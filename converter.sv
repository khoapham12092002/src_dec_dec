==> flow/design.v <==
module converter(
	input  logic 		clk, rst_n,
	input  logic [31:0] 	result,
        input  logic [31:0]     io_sw_i,
	output logic [31:0] 	temp9, temp8, temp7, temp6, temp5, temp4, temp3, temp2, temp1, temp0,
	output logic 		busy9, busy8, busy7, busy6, busy5, busy4, busy3, busy2, busy1, busy0,
	output logic		valid9, valid8, valid7, valid6, valid5, valid4, valid3, valid2, valid1, valid0,
	output logic            done9, done8, done7, done6, done5, done4, done3, done2, done1, done0,
	output logic [31:0]     digit9, digit8, digit7, digit6, digit5, digit4, digit3, digit2, digit1, digit0						
);
logic start; 
assign start = (io_sw_i == result) ? 1 : 0;
division	d0(
    .clk(clk),
    .rst_ni(rst_n),              
    .start(start),           
    .a(result),
    .b(32'd10), 
    .busy(busy0),
    .done(done0),
    .valid(valid0),    
    .val(temp0),
    .rem(digit0)
); 
division	d1(
    .clk(clk),
    .rst_ni(rst_n),              
    .start(valid0),           
    .a(temp0),
    .b(32'd10), 
    .busy(busy1),
    .done(done1),
    .valid(valid1),   
    .val(temp1),
    .rem(digit1)
); 
division	d2(
    .clk(clk),
    .rst_ni(rst_n),              
    .start(valid1),           
    .a(temp1),
    .b(32'd10), 
    .busy(busy2),
    .done(done2),
    .valid(valid2),   
    .val(temp2),
    .rem(digit2)
); 
division	d3(
    .clk(clk),
    .rst_ni(rst_n),              
    .start(valid2),           
    .a(temp2),
    .b(32'd10), 
    .busy(busy3),
    .done(done3),
    .valid(valid3),   
    .val(temp3),
    .rem(digit3)
); 
division	d4(
    .clk(clk),
    .rst_ni(rst_n),              
    .start(valid3),           
    .a(temp3),
    .b(32'd10), 
    .busy(busy4),
    .done(done4),
    .valid(valid4),   
    .val(temp4),
    .rem(digit4)
); 
division	d5(
    .clk(clk),
    .rst_ni(rst_n),              
    .start(valid4),           
    .a(temp4),
    .b(32'd10), 
    .busy(busy5),
    .done(done5),
    .valid(valid5),   
    .val(temp5),
    .rem(digit5)
); 
division	d6(
    .clk(clk),
    .rst_ni(rst_n),              
    .start(valid5),           
    .a(temp5),
    .b(32'd10), 
    .busy(busy6),
    .done(done6),
    .valid(valid6),   
    .val(temp6),
    .rem(digit6)
); 
division	d7(
    .clk(clk),
    .rst_ni(rst_n),              
    .start(valid6),           
    .a(temp6),
    .b(32'd10), 
    .busy(busy7),
    .done(done7),
    .valid(valid7),   
    .val(temp7),
    .rem(digit7)
); 
division	d8(
    .clk(clk),
    .rst_ni(rst_n),              
    .start(valid7),           
    .a(temp7),
    .b(32'd10), 
    .busy(busy8),
    .done(done8),
    .valid(valid8),   
    .val(temp8),
    .rem(digit8)
); 
division	d9(
    .clk(clk),
    .rst_ni(rst_n),              
    .start(valid8),           
    .a(temp8),
    .b(32'd10), 
    .busy(busy9),
    .done(done9),
    .valid(valid9),   
    .val(temp9),
    .rem(digit9)
); 	
endmodule
module division #(parameter WIDTH = 32) (
    input  logic        clk,         
    input  logic        rst_ni,
    input  logic        start,           
    input  logic [WIDTH-1:0]  a,       
    input  logic [WIDTH-1:0]  b,       
    output logic        busy,            
    output logic        done,            
    output logic        valid,           
    output logic [WIDTH-1:0] val,         
    output logic [WIDTH-1:0] rem          
    );
    logic [WIDTH-1:0]    b1;              
    logic [WIDTH-1:0]    quo, quo_next;   
    logic [WIDTH:0]      acc, acc_next;   
    logic [$clog2(WIDTH)-1:0] i;          
    always_comb begin
        if (acc >= {1'b0, b1}) begin
            acc_next = acc - b1;
            {acc_next, quo_next} = {acc_next[WIDTH-1:0], quo, 1'b1};
        end else begin
            {acc_next, quo_next} = {acc, quo} << 1;
        end
    end
    always_ff @(posedge clk, negedge rst_ni) begin
        if (!rst_ni) begin
            busy  <= 0;
            done  <= 0;
            valid <= 0;
            val   <= 0;
            rem   <= 0;
            valid <= 0;
            i     <= 0;
        end
        else begin
            if (start && (i < 31)) begin
                busy <= 1;
                b1 <= b;
                {acc, quo} <= {{WIDTH{1'b0}}, a, 1'b0};   
            end
            if (busy && (i == 31)) begin   
                busy  <= 0;
                done  <= 1;
                valid <= 1;
                val   <= quo_next;
                rem   <= acc_next[WIDTH:1];  
                i     <= 31;
            end
            else if (busy) begin   
                i     <= i + 1;
                acc   <= acc_next;
                quo   <= quo_next;
            end
        end
    end
endmodule
Reports on converter
What the tools print for converter, step after step.
Line numbers count from 1 in the design file above.
Operators: Yosys type, input widths -> output width; for muxes data width and select width s.
{ "inputs": {"design": "converter", "clock": "clk", "lib": "sky130hd", "pvt_corner": "tt_025C_1v80"} }

After elaboration
Yosys after proc, flatten, opt, wreduce and memory -nomap, before mapping. Memory bits, and registers merged into a memory's read port (data or address), are not among the register bits. Print and check cells are not counted. Equal cells are merged and count once.
{ "bits": {"regBits": 1360, "inputBits": 66, "output_inout_bits": 670} }
{ "op_classes": {"addsub": 20, "n_cmp": 20, "n_eq": 11, "n_mux": 111, "reduce_logical": 40} }
{ "op_table": {"columns": ["op", "n"], "rows": [
  ["$mux 33", 30],
  ["$mux 32", 30],
  ["$mux 65", 10],
  ["$ge 33x4->1 const B", 10],
  ["$sub 32x4->32 const B", 10],
  ["$mux 5", 20],
  ["$add 5x1->5 const B", 10],
  ["$lt 5x5->1 const B", 10],
  ["$eq 5x5->1 const B", 10],
  ["$reduce_bool 2->1", 20],
  ["$eq 32x32->1", 1],
  ["$mux 1", 21],
  ["$logic_and 1x1->1", 20]
]} }

Depth
Longest topological path by Yosys (ltp), each cell counted once; first at word level (registers and memories cut), then after technology mapping (sequential cells cut; the memories' decode and read muxes count).
{ "depth": {"word_depth": 6, "abc_area": 0, "ltp_mapped": 11, "mapped_depth_nobuf": 8} }

Mapped cells and area
Yosys stat after the flow's synthesis: flattened, memories mapped to cells. It holds for the ABC_AREA given above (unset counts as 0); a run with the other value may have another netlist.
{ "by_type": {"columns": ["cell_type", "n", "area_total_um2"], "rows": [
  ["sky130_fd_sc_hd__edfxtp_1", 650, 1.95E+04],
  ["sky130_fd_sc_hd__dfrtp_1", 710, 1.78E+04],
  ["sky130_fd_sc_hd__o21ai_0", 951, 4.76E+03],
  ["sky130_fd_sc_hd__mux2_2", 336, 3.78E+03],
  ["sky130_fd_sc_hd__nand2_1", 967, 3.63E+03],
  ["sky130_fd_sc_hd__mux2i_1", 326, 3263.13],
  ["sky130_fd_sc_hd__xnor2_1", 194, 1699.13],
  ["sky130_fd_sc_hd__clkbuf_1", 296, 1.11E+03],
  ["sky130_fd_sc_hd__xor2_1", 117, 1.02E+03],
  ["sky130_fd_sc_hd__nand3_1", 133, 665.638],
  ["sky130_fd_sc_hd__nor2_1", 151, 566.794],
  ["sky130_fd_sc_hd__nor4_1", 81, 506.736],
  ["sky130_fd_sc_hd__a21oi_1", 80, 400.384],
  ["sky130_fd_sc_hd__nor3_1", 77, 385.37],
  ["sky130_fd_sc_hd__ha_1", 30, 375.36],
  ["sky130_fd_sc_hd__or4_1", 47, 352.838],
  ["sky130_fd_sc_hd__nand2b_1", 44, 275.264],
  ["sky130_fd_sc_hd__o22ai_1", 31, 193.936]
]} }
Other cell types: 62; their cells: 459.
{ "mapped": {"stdcells": 5680, "mapped_area_um2": 63525.9, "ff_cells": 1360, "n_buf": 363} }
By module: a second synthesis without flattening, with its own total; a netlist apart from the flattened one above.
{ "hier_totals": {"cells_unflattened": 9135, "hier_area_um2": 90553.1} }
Each row is one instance without its submodules.
{ "by_module": {"columns": ["module", "instances", "n_cells", "area_um2", "mod_seq_area_um2"], "rows": [
  ["division", 10, 909, 9019.9, 4689.5],
  ["converter", 1, 45, 354.1, 0.0]
]} }

Worst setup path after synthesis
Source: OpenSTA report_checks on the synthesized netlist (no wires, ideal clock, input and output delay 20% of the period each), path of least setup slack; recovery checks are left aside. Register names are those of the netlist, which keeps one name where synthesis merged equal registers.
{ "synth_path": {"kind": "input to register", "startpoint": "input io_sw_i[19]", "endpoint": "register d0.acc[10]", "tclk_ps": 4130, "input_delay_ps": 826, "t_first_pin_ps": 826, "arrival_ps": 2746, "required_ps": 3859, "path_slack_ps": 1113, "path_delay_ps": 2191, "stages": 8, "path_buffers": 3, "synth_period_reached_ps": 3017} }
"path_delay_ps" is the arrival time less input delay plus setup time.
"stages" counts driving pins, that of a launching flip-flop among them; a cell with two outputs on the path counts twice.
"synth_period_reached_ps" is the clock period less the worst setup slack; recovery checks do not enter. This is arithmetic on one report: input and output delays are still those of the set period (20% each).
The rows between start and end are the longest chain of elaborated cells between them; the timing report does not say that the signal goes this way. Where chains are equally long, one stands for them.
Each line given opens the expression or statement behind the cell; cells for indexed reads and writes are added by Yosys, which also makes memories of some case tables.
{ "synth_between": {"cell_sequence": "sky130_fd_sc_hd__xor2_1 > sky130_fd_sc_hd__nor4_1 > sky130_fd_sc_hd__nand3_1 > sky130_fd_sc_hd__nor4_1 > sky130_fd_sc_hd__buf_2 > sky130_fd_sc_hd__clkbuf_1 > sky130_fd_sc_hd__clkbuf_1 > sky130_fd_sc_hd__o22ai_1", "elab_chain_len": 6} }
{ "synth_rtl": {"columns": ["item", "line", "text"], "rows": [
  ["start, declared", 4, "input  logic [31:0]     io_sw_i,"],
  ["$eq 32x32->1", 12, "assign start = (io_sw_i == result) ? 1 : 0;"],
  ["$mux 1", 12, null],
  ["$logic_and 1x1->1", 169, "if (start && (i < 31)) begin"],
  ["$mux 33", 169, null],
  ["$mux 33", 182, "else if (busy) begin"],
  ["$mux 33", 174, "if (busy && (i == 31)) begin"],
  ["end, assigned", 184, "acc   <= acc_next;"],
  ["end, declared", 148, "logic [WIDTH:0]      acc, acc_next;"]
]} }

Path in the finished layout
From the final timing report of stored run 1: the path of least setup slack in the routed layout; clock arrival at registers is part of the times.
The report prints the path's times to 10 ps; the period is as set.
{ "layout_path": {"kind": "register to register", "startpoint": "register d7.acc[8]", "endpoint": "register d7.acc[27]", "tclk_ps": 2550, "t_first_pin_ps": 790, "arrival_ps": 3410, "required_ps": 3090, "path_slack_ps": -330, "stages": 7, "path_buffers": 0} }
The rows between start and end are the longest chain of elaborated cells between them; the timing report does not say that the signal goes this way. Where chains are equally long, one stands for them.
{ "layout_between": {"cell_sequence": "sky130_fd_sc_hd__edfxtp_1 > sky130_fd_sc_hd__or4_4 > sky130_fd_sc_hd__or4b_4 > sky130_fd_sc_hd__or3_4 > sky130_fd_sc_hd__nor4b_4 > sky130_fd_sc_hd__xnor2_2 > sky130_fd_sc_hd__o21ai_1", "elab_chain_len": 4} }
{ "layout_rtl": {"columns": ["item", "line", "text"], "rows": [
  ["start, declared", 148, "logic [WIDTH:0]      acc, acc_next;"],
  ["start, assigned", 184, "acc   <= acc_next;"],
  ["$sub 32x4->32", 152, "acc_next = acc - b1;"],
  ["$mux 65", 151, "if (acc >= {1'b0, b1}) begin"],
  ["$mux 33", 182, "else if (busy) begin"],
  ["$mux 33", 174, "if (busy && (i == 31)) begin"],
  ["end, assigned", 184, null],
  ["end, declared", 148, null]
]} }

Top module converter; platform sky130hd; tools Yosys and OpenROAD; 2 stored runs in no particular order. Input and output delays are each 20% of the period that was set; the output load is 0.01 pF.
"period achieved" is the run's clock period less its worst setup slack. It is reckoned from that one timing run; input and output delays stay at 20% of the period that was set.
"worst path time" is the time allowed to the run's worst setup path (the clock period less input and output delay, where it has them) less its slack. Clock arrival times count: a late capture clock shortens it, a late launch clock lengthens it.
By "total power of the final layout" is meant OpenSTA's value without simulated activity: inputs other than the clock are taken to toggle once in ten clock periods, and the tool carries that through the logic.
"worst path time" is known to 10 ps.

==> stored run 1: settings <==
{ "period_ns": 2.55, "CORE_UTILIZATION": 35, "PLACE_DENSITY": 0.55, "CORE_ASPECT_RATIO": 1.53, "CELL_PAD_IN_SITES_DETAIL_PLACEMENT": 1, "ABC_AREA": 0, "GPL_TIMING_DRIVEN": 1, "CTS_CLUSTER_DIAMETER": 396, "CAP_MARGIN": 25, "SLEW_MARGIN": 40, "CORE_MARGIN": 2 }
==> stored run 1: results <==
area of the synthesized netlist: 63525.9 µm²
die footprint: 185003.0 µm²
standard-cell area after routing: 88861.5 µm²
utilization after routing: 49.2 %
setup slack of the worst path: -325 ps
total power of the final layout: 50537 µW
period achieved: 2875 ps
worst path time: 2880 ps
critical path type: register to register

==> stored run 2: settings <==
{ "period_ns": 3.91, "CAP_MARGIN": 20, "CORE_MARGIN": 2, "CORE_UTILIZATION": 40, "SLEW_MARGIN": 20 }
==> stored run 2: results <==
area of the synthesized netlist: 63525.9 µm²
die footprint: 162018.0 µm²
standard-cell area after routing: 78685.5 µm²
utilization after routing: 49.8 %
setup slack of the worst path: 660 ps
total power of the final layout: 32060 µW
period achieved: 3250 ps
worst path time: 3250 ps
critical path type: register to register
